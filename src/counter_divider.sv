==> flow/design.v <==
`timescale 1ns / 1ps
module counter_divider (output reg tc, 
    input logic clk, input logic ena, input logic rst, input wire [18:0] i_count);
    reg [18:0] counts, next_count;
    always_ff @ (posedge clk) begin
        counts <= next_count;
    end
    always @* begin
        tc = 1'b0;
        next_count = counts;
        if (ena == 1'b1) begin
            next_count = counts - 1;
            if (counts == 0) begin
                tc = 1;
                next_count = i_count;
            end
        end
        if (rst == 1) begin
            next_count = i_count;
        end
    end
endmodule
* Tool chain data of counter_divider
The steps from the RTL of counter_divider to its reports follow in flow order. Lines are those of the file above, counted from 1. Operators carry their Yosys type and port widths (W data, S select, Z words). Cell names lack the library's common part. Not given: --
Inputs: top counter_divider, clock clk, library sky130hd, timing corner tt_025C_1v80

* After elaboration
Counts by Yosys on the flattened word-level netlist (proc, flatten, opt, wreduce; memories kept). Register bits leave out memories and registers merged into their read ports (data or address). Print and check cells are left out. Cells with the same type and inputs are merged into one.
Cells by class: reductions and logical operators 2, add/sub/neg operators 1, multiplexer cells 5
Operators with widths (number):
- $mux W19 | 3
- $sub A19 B1 Y19 const B | 1
- $logic_not A19 Y1 | 1
- $reduce_bool A2 Y1 | 1
- $mux W1 | 2
Storage and ports: register bits after elaboration 19, input port bits 22, output and inout bits 1, elaborated cells 9

* Longest topological paths
Yosys ltp: most cells in a row. Word level: on the elaborated netlist, between registers, memories and ports. Mapped: between sequential cells and ports; inverters and the memories' decode and read muxes count.
Depth: depth after elaboration 4, ABC_AREA 1, mapped depth 12

* After synthesis
The flow's flattened synthesis, as Yosys stat reports it; memories are mapped. The netlist is that of the ABC_AREA named above (0 if unset); the other value can give another one. Totals and module areas in this step are rounded.
Synthesis totals: buffer cells 3, mapped cells 194, mapped area 1380 µm², flip-flop cells 19
Cell types (number):
- edfxtp_1 | 19
- nand2_1 | 49
- nor2_1 | 45
- inv_1 | 32
- xor2_1 | 9
- nand3_1 | 9
- o21ai_0 | 8
- nor2_2 | 6
- buf_6 | 3
- ha_1 | 2
- nand4_1 | 3
- a21oi_1 | 3
- nand3b_1 | 2
- nand2_4 | 1
- a21oi_2 | 1
- nand2_2 | 1
- inv_2 | 1

* Path before layout
Source: OpenSTA report_checks on the synthesized netlist (no wires, ideal clock, input and output delay 20% of the period each), path of least setup slack; recovery checks are left aside. Register names are those of the netlist, which keeps one name where synthesis merged equal registers.
Path after synthesis: path type reg-to-reg, start point register counts[0], end point register counts[13], slack 0.450 ns, launch time at the first pin 0.000 ns, required time 1.826 ns, period 2.08 ns, setup time 0.254 ns, path buffers 1, stages 13, delay of the path 1.631 ns, arrival time 1.377 ns, period reached after synthesis 1.63 ns
"delay of the path" is the arrival time less input delay plus setup time. "stages": output pins that drive a net of the path, with the launching flip-flop's if there is one; two outputs of one cell count as two. "period reached after synthesis" = period - worst setup slack (recovery checks aside). The figure is calculated, with input and output delays left at 20% of the set period. The rows between start and end are the longest chain of elaborated cells between them; the timing report does not say that the signal goes this way. Where chains are equally long, one stands for them. Each line given opens the expression or statement behind the cell; cells for indexed reads and writes are added by Yosys, which also makes memories of some case tables.
On the way, after synthesis: cell sequence edfxtp_1 inv_1 ha_1 inv_1 nor2_1 nand3_1 nor2_1 nand2_2 nand2_4 inv_2 buf_6 nor2_1 nor2_1, cells in the longest elaborated chain 4, elaborated cells on any way between the ends 5
Ends and longest elaborated chain, after synthesis:
- start, declared | RTL line 4 | reg [18:0] counts, next_count;
- start, assigned | RTL line 6 | counts <= next_count;
- $sub A19 B1 Y19 | RTL line 12 | next_count = counts - 1;
- $mux W19 | RTL line 13 | if (counts == 0) begin
- $mux W19 | RTL line 11 | if (ena == 1'b1) begin
- $mux W19 | RTL line 18 | if (rst == 1) begin
- end, assigned | RTL line 6
- end, declared | RTL line 4

* Path in the finished layout
Path of least setup slack in the final report of stored run 2 (OpenROAD, finished layout, wires in). Where an end is a register, its clock arrival counts in the times.
Path post-layout: path type reg-to-output, start point register counts[0], end point output port tc, path buffers 1, period 1.78 ns, arrival time 1.53 ns, stages 10, slack -0.11 ns, required time 1.42 ns, launch time at the first pin 0.27 ns
The rows between start and end are the longest chain of elaborated cells between them; the timing report does not say that the signal goes this way. Where chains are equally long, one stands for them.
On the way, post-layout: cell sequence edfxtp_1 inv_2 ha_4 inv_2 nor2_2 nand3_1 nor2_1 nand2_2 nor2_1 buf_2, cells in the longest elaborated chain 3, elaborated cells on any way between the ends 3
Ends and longest elaborated chain, post-layout:
- start, declared | RTL line 4 | reg [18:0] counts, next_count;
- start, assigned | RTL line 6 | counts <= next_count;
- $logic_not A19 Y1 | RTL line 13 | if (counts == 0) begin
- $mux W1 | RTL line 13
- $mux W1 | RTL line 11 | if (ena == 1'b1) begin
- end, declared | RTL line 2 | module counter_divider (output reg tc,

--- measured runs ---
Design counter_divider on sky130hd. What follows are 2 stored runs of the flow, each under its own settings; their order means nothing. The constraints put input and output delay at 20% of the set period each and load the outputs with 0.01 pF.
"clock period achieved": clock period set for the run, less the worst setup slack. It is reckoned from that one timing run; input and output delays stay at 20% of the period that was set.
"total power after layout": no workload was simulated; the value follows from the tool's default switching activity.
Values from the reports are rounded here.

[stored run 1] flow files
==> flow/run.sh <==
#!/bin/bash
# the make line also repeats the synthesis and layout settings of config.mk as NAME=value (left out here)
make -C /OpenROAD-flow-scripts/flow DESIGN_CONFIG=/design/flow/config.mk WORK_HOME=/design/flow/orfs CLKGATE_MAP_FILE= finish
==> flow/config.mk <==
export PLATFORM = sky130hd
export DESIGN_NAME = counter_divider
export DESIGN_NICKNAME = counter_divider
export VERILOG_FILES = /design/flow/design.v
export SDC_FILE = /design/flow/constraint.sdc
export NUM_CORES = 4
export LEC_CHECK = 0
export CAP_MARGIN = 20
export CELL_PAD_IN_SITES_DETAIL_PLACEMENT = 2
export CORE_ASPECT_RATIO = 1.38
export CORE_MARGIN = 2
export CORE_UTILIZATION = 50
export GPL_TIMING_DRIVEN = 0
export PLACE_DENSITY = 0.79
export SETUP_SLACK_MARGIN = 0.29
export SLEW_MARGIN = 30
==> flow/constraint.sdc <==
create_clock -name core_clock -period 1.23 [get_ports {clk}]
set_input_delay 0.2460 -clock core_clock [delete_from_list [all_inputs] [get_ports {clk}]]
set_output_delay 0.2460 -clock core_clock [all_outputs]
set_load 0.01 [all_outputs]

[stored run 1] result: no final report: placement broke off with DPL-0033

[stored run 2] flow files
==> flow/run.sh <==
#!/bin/bash
# the make line also repeats the synthesis and layout settings of config.mk as NAME=value (left out here)
make -C /OpenROAD-flow-scripts/flow DESIGN_CONFIG=/design/flow/config.mk WORK_HOME=/design/flow/orfs CLKGATE_MAP_FILE= finish
==> flow/config.mk <==
export PLATFORM = sky130hd
export DESIGN_NAME = counter_divider
export DESIGN_NICKNAME = counter_divider
export VERILOG_FILES = /design/flow/design.v
export SDC_FILE = /design/flow/constraint.sdc
export NUM_CORES = 4
export LEC_CHECK = 0
export ABC_AREA = 1
export CAP_MARGIN = 20
export CORE_MARGIN = 7
export CORE_UTILIZATION = 32
export CTS_CLUSTER_DIAMETER = 355
export GPL_TIMING_DRIVEN = 0
export MAX_ROUTING_LAYER = met4
export MIN_ROUTING_LAYER = met1
export PLACE_DENSITY_LB_ADDON = 0.28
export SLEW_MARGIN = 20
==> flow/constraint.sdc <==
create_clock -name core_clock -period 1.78 [get_ports {clk}]
set_input_delay 0.3560 -clock core_clock [delete_from_list [all_inputs] [get_ports {clk}]]
set_output_delay 0.3560 -clock core_clock [all_outputs]
set_load 0.01 [all_outputs]

[stored run 2] result: total power after layout 0.00126 W; die area 6,360 µm²; utilization in the final report 0.5; setup slack of the worst path -0.109 ns; clock period achieved 1.889 ns; chip area after synthesis (Yosys) 1,380 µm²
--- end ---
