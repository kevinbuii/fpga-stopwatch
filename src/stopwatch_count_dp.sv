==> flow/design.v <==
`timescale 1ns / 1ps
module stopwatch_bcd_counter (output logic [3:0] bcd, output logic carry_out,
	input logic [3:0] max_digit, input logic carry_in, input logic up_down, input logic rst, input logic clk);
	logic [3:0] next_bcd;
	always_ff @(posedge clk) begin
		bcd <= next_bcd;
	end
	always_comb begin
		next_bcd = bcd;
		carry_out = 1'b0;
		if (rst == 1) begin
			next_bcd = 4'd0;
			carry_out = 1'bx;
		end else begin
			casez ({carry_in, up_down})
				2'b0z: begin
					next_bcd = bcd;
					carry_out = 1'b0;
				end
				2'b11: begin
					if (bcd == max_digit) begin
						next_bcd = 4'd0;
						carry_out = 1'b1;
					end
					else begin
						next_bcd = bcd + 1;
						carry_out = 1'b0;
					end
				end
				2'b10: begin
					if (bcd == 4'd0) begin
						next_bcd = max_digit;
						carry_out = 1'b1;
					end
					else begin
						next_bcd = bcd - 1;
						carry_out = 1'b0;
					end
				end
			endcase
		end
	end
endmodule
`timescale 1ns / 1ps
module stopwatch_dp (output logic [3:0] digit5, output logic [3:0] digit4, output logic [3:0] digit3, output logic [3:0] digit2,
	output logic [3:0] digit1, output logic [3:0] digit0,
	input logic enable, input logic up_down, input logic rst, input clk);
	logic c_out0, c_out1, c_out2, c_out3, c_out4, c_out5;	 
	stopwatch_bcd_counter u_bcd0 (.bcd(digit0), .carry_out(c_out0),
		.carry_in(enable), .up_down, .rst, .clk, .max_digit(4'd9));
	stopwatch_bcd_counter u_bcd1 (.bcd(digit1), .carry_out(c_out1),
		.carry_in(c_out0), .up_down, .rst, .clk, .max_digit(4'd9));
	stopwatch_bcd_counter u_bcd2 (.bcd(digit2), .carry_out(c_out2),
		.carry_in(c_out1), .up_down, .rst, .clk, .max_digit(4'd9));
	stopwatch_bcd_counter u_bcd3 (.bcd(digit3), .carry_out(c_out3),
		.carry_in(c_out2), .up_down, .rst, .clk, .max_digit(4'd5));
	stopwatch_bcd_counter u_bcd4 (.bcd(digit4), .carry_out(c_out4),
		.carry_in(c_out3), .up_down, .rst, .clk, .max_digit(4'd9));
	stopwatch_bcd_counter u_bcd5 (.bcd(digit5), .carry_out(c_out5),
		.carry_in(c_out4), .up_down, .rst, .clk, .max_digit(4'd5));
endmodule
From RTL to reports: stopwatch_dp --
What the tools print for stopwatch_dp, step after step. Lines are those of the file above, counted from 1. Library cell names are shortened. Not given: n/a
Design: top module stopwatch_dp, clock clk, library sky130hd, library corner tt_025C_1v80

After elaboration --
Counts by Yosys on the flattened word-level netlist (proc, flatten, opt, wreduce; memories kept). Register bits leave out memories and registers merged into their read ports (data or address). Print and check cells are left out. Cells with the same type and inputs are merged into one.
Word-level totals: register bits 24, bits in latches 0, memory bits (writable) 0, memory bits (read-only) 0, word width x clocked read ports 0, memories 0, input port bits 4, output and inout port bits 24, cells after elaboration 85
Cells by class: $add $sub $neg 12, multipliers 0, div/mod/pow operators 0, $lt $le $gt $ge 0, equal/unequal tests 18, shifts and indexed selects 0, mux-type cells 38, bitwise operators 5, reduce/logical cells 6
Operators by type and width (count):
- two-way mux 4 bit | 12
- case mux 4 bit (select 2 bit) | 6
- equality test 2 bit with constant B | 12
- adder 4 x 1 -> 4 bit with constant B | 6
- subtractor 4 x 1 -> 4 bit with constant B | 6
- logical NOT 4 bit | 6
- equality test 4 bit with constant B | 4
- two-way mux 1 bit | 15
- case mux 1 bit (select 3 bit) | 5
- equality test 4 x 3 -> 1 bit with constant B | 2
- inverter 1 bit | 5

Depth --
Yosys ltp: most cells in a row. Word level: on the elaborated netlist, between registers, memories and ports. Mapped: between sequential cells and ports; inverters and the memories' decode and read muxes count.
Logic depth: depth after elaboration 18, ABC_AREA 0, mapped depth 8, depth with buffers taken out 5

Netlist --
Source: synth_stat.txt of the flow (Yosys; design flattened, memories mapped). It holds for the ABC_AREA given above (unset counts as 0); a run with the other value may have another netlist.
Synthesis totals: cells in the netlist 244, mapped area 1799.2 um2, sequential area 480.5 um2, flip-flops 24, buffer cells 22
Cell types (count):
- dfxtp_1 | 24
- a21oi_1 | 17
- o21ai_0 | 16
- nor2_1 | 19
- nand2_1 | 18
- xnor2_1 | 7
- a211oi_1 | 8
- clkbuf_1 | 16
- nand3_1 | 11
- nor3_1 | 11
- a311oi_1 | 6
- o221ai_1 | 5
- inv_1 | 10
- or4_1 | 5
- o311a_1 | 3
- xor2_1 | 3
- and3_1 | 4
- nor2b_1 | 4
Other cell types: 32; their cells: 57. The figures by module come from a second, unflattened synthesis with its own total; it is not the netlist above.
Second synthesis, totals: cells (unflattened synthesis) 302, area total of the unflattened synthesis 2507.4 um2
Each row is one instance without its submodules.
Modules:
- stopwatch_bcd_counter | times used 6, cells 50, area 416.6 um2, seq. area 80.1 um2
- stopwatch_dp | times used 1, cells 2, area 7.5 um2, seq. area 0.0 um2

Worst setup path after synthesis --
Source: OpenSTA report_checks on the synthesized netlist (no wires, ideal clock, input and output delay 20% of the period each), path of least setup slack; recovery checks are left aside. Register names are those of the netlist, which keeps one name where synthesis merged equal registers.
Timing path after synthesis: kind input to register, from in up_down, to reg u_bcd3.bcd[1], clock period 2930 ps, external input delay 586 ps, launch time at the first pin 586 ps, arrival time 2390 ps, data required time 2855 ps, setup slack 465 ps, path delay 1879 ps, driving pins on the path 6, synthesis period reached 2465 ps
"path delay" = arrival - input delay + setup time. "driving pins on the path": output pins that drive a net of the path, with the launching flip-flop's if there is one; two outputs of one cell count as two. "synthesis period reached" = period - worst setup slack (recovery checks aside). The figure is calculated, with input and output delays left at 20% of the set period. The rows between start and end are the longest chain of elaborated cells between them; the timing report does not say that the signal goes this way. Where chains are equally long, one stands for them. Each line given opens the expression or statement behind the cell; cells for indexed reads and writes are added by Yosys, which also makes memories of some case tables.
On the way, after synthesis: path through or4_4 -> or4_4 -> buf_6 -> a211o_4 -> o311a_1 -> o22ai_1, cells in the longest elaborated chain 11, elaborated cells between the ends (all ways) 17, those cells by class eq/ne (8); mux (7); logic (2)
RTL lines, path after synthesis:
- from (decl) | RTL line 47 | input logic enable, input logic up_down, input logic rst, input clk);
- equality test 2 bit | RTL line 15 | casez ({carry_in, up_down})
- case mux 1 bit (select 3 bit) | RTL line 15
- two-way mux 1 bit | RTL line 11 | if (rst == 1) begin
- equality test 2 bit | RTL line 15
- case mux 1 bit (select 3 bit) | RTL line 15
- two-way mux 1 bit | RTL line 11
- equality test 2 bit | RTL line 15
- case mux 1 bit (select 3 bit) | RTL line 15
- two-way mux 1 bit | RTL line 11
- equality test 2 bit | RTL line 15
- case mux 4 bit (select 2 bit) | RTL line 15
- to (assign) | RTL line 6 | bcd <= next_bcd;
- to (decl) | RTL line 2 | module stopwatch_bcd_counter (output logic [3:0] bcd, output logic carry_out,

Worst path after layout --
From the final timing report of run 1: the path of least setup slack in the routed layout; clock arrival at registers is part of the times. The path's times are printed in steps of 10 ps; the period is the one set.
Timing path post-layout: kind input to register, from in up_down, to reg u_bcd3.bcd[1], clock period 2560 ps, external input delay 510 ps, launch time at the first pin 510 ps, arrival time 2720 ps, data required time 2820 ps, setup slack 90 ps, driving pins on the path 6
The rows between start and end are the longest chain of elaborated cells between them; the timing report does not say that the signal goes this way. Where chains are equally long, one stands for them.
On the way, post-layout: path through clkdlybuf4s50_1 -> or4_4 -> or4_4 -> a211o_4 -> o311a_1 -> o22ai_1, cells in the longest elaborated chain 11, elaborated cells between the ends (all ways) 17, those cells by class eq/ne (8); mux (7); logic (2)
RTL lines, path post-layout:
- from (decl) | RTL line 47 | input logic enable, input logic up_down, input logic rst, input clk);
- equality test 2 bit | RTL line 15 | casez ({carry_in, up_down})
- case mux 1 bit (select 3 bit) | RTL line 15
- two-way mux 1 bit | RTL line 11 | if (rst == 1) begin
- equality test 2 bit | RTL line 15
- case mux 1 bit (select 3 bit) | RTL line 15
- two-way mux 1 bit | RTL line 11
- equality test 2 bit | RTL line 15
- case mux 1 bit (select 3 bit) | RTL line 15
- two-way mux 1 bit | RTL line 11
- equality test 2 bit | RTL line 15
- case mux 4 bit (select 2 bit) | RTL line 15
- to (assign) | RTL line 6 | bcd <= next_bcd;
- to (decl) | RTL line 2 | module stopwatch_bcd_counter (output logic [3:0] bcd, output logic carry_out,

Memo
Re: implementation data of stopwatch_dp

Measured results for stopwatch_dp: 2 stored runs of the Yosys and OpenROAD flow on sky130hd. The settings differ; the order carries no meaning. The constraints put input and output delay at 20% of the set period each and load the outputs with 0.01 pF.
"clock period reached" = clock period - worst setup slack. The figure is calculated, with input and output delays left at 20% of the set period.
By "power consumption" is meant OpenSTA's value without simulated activity: inputs other than the clock are taken to toggle once in ten clock periods, and the tool carries that through the logic.

[run 1] flow files
==> flow/run.sh <==
#!/bin/bash
# the make line also repeats the synthesis and layout settings of config.mk as NAME=value (left out here)
make -C /OpenROAD-flow-scripts/flow DESIGN_CONFIG=/design/flow/config.mk WORK_HOME=/design/flow/orfs CLKGATE_MAP_FILE= finish
==> flow/config.mk <==
export PLATFORM = sky130hd
export DESIGN_NAME = stopwatch_dp
export DESIGN_NICKNAME = stopwatch_dp
export VERILOG_FILES = /design/flow/design.v
export SDC_FILE = /design/flow/constraint.sdc
export NUM_CORES = 4
export LEC_CHECK = 0
export CAP_MARGIN = 20
export CORE_ASPECT_RATIO = 1.11
export CORE_MARGIN = 5
export CORE_UTILIZATION = 56
export CTS_CLUSTER_DIAMETER = 253
export GPL_ROUTABILITY_DRIVEN = 0
export GPL_TIMING_DRIVEN = 1
export PLACE_DENSITY = 0.87
export SETUP_SLACK_MARGIN = -0.02
export SLEW_MARGIN = 0
==> flow/constraint.sdc <==
create_clock -name core_clock -period 2.56 [get_ports {clk}]
set_input_delay 0.5120 -clock core_clock [delete_from_list [all_inputs] [get_ports {clk}]]
set_output_delay 0.5120 -clock core_clock [all_outputs]
set_load 0.01 [all_outputs]

[run 1] result: setup slack of the critical path 94 ps; clock period reached 2,466 ps; power consumption 0.9577 mW; mapped cell area after synthesis 1,799.2 um2; std-cell area (final layout) 2,210.9 um2; die size 4,448.1 um2; summed negative setup slack 0 ps

[run 2] flow files
==> flow/run.sh <==
#!/bin/bash
# the make line also repeats the synthesis and layout settings of config.mk as NAME=value (left out here)
make -C /OpenROAD-flow-scripts/flow DESIGN_CONFIG=/design/flow/config.mk WORK_HOME=/design/flow/orfs CLKGATE_MAP_FILE= finish
==> flow/config.mk <==
export PLATFORM = sky130hd
export DESIGN_NAME = stopwatch_dp
export DESIGN_NICKNAME = stopwatch_dp
export VERILOG_FILES = /design/flow/design.v
export SDC_FILE = /design/flow/constraint.sdc
export NUM_CORES = 4
export LEC_CHECK = 0
export CAP_MARGIN = 20
export CORE_MARGIN = 2
export CORE_UTILIZATION = 31
export GPL_ROUTABILITY_DRIVEN = 1
export MIN_ROUTING_LAYER = met2
export PLACE_DENSITY_LB_ADDON = 0.01
export SLEW_MARGIN = 20
==> flow/constraint.sdc <==
create_clock -name core_clock -period 4.18 [get_ports {clk}]
set_input_delay 0.8360 -clock core_clock [delete_from_list [all_inputs] [get_ports {clk}]]
set_output_delay 0.8360 -clock core_clock [all_outputs]
set_load 0.01 [all_outputs]

[run 2] result: setup slack of the critical path 1,213 ps; clock period reached 2,967 ps; power consumption 0.5983 mW; mapped cell area after synthesis 1,799.2 um2; std-cell area (final layout) 2,128.3 um2; die size 6,429.6 um2; summed negative setup slack 0 ps
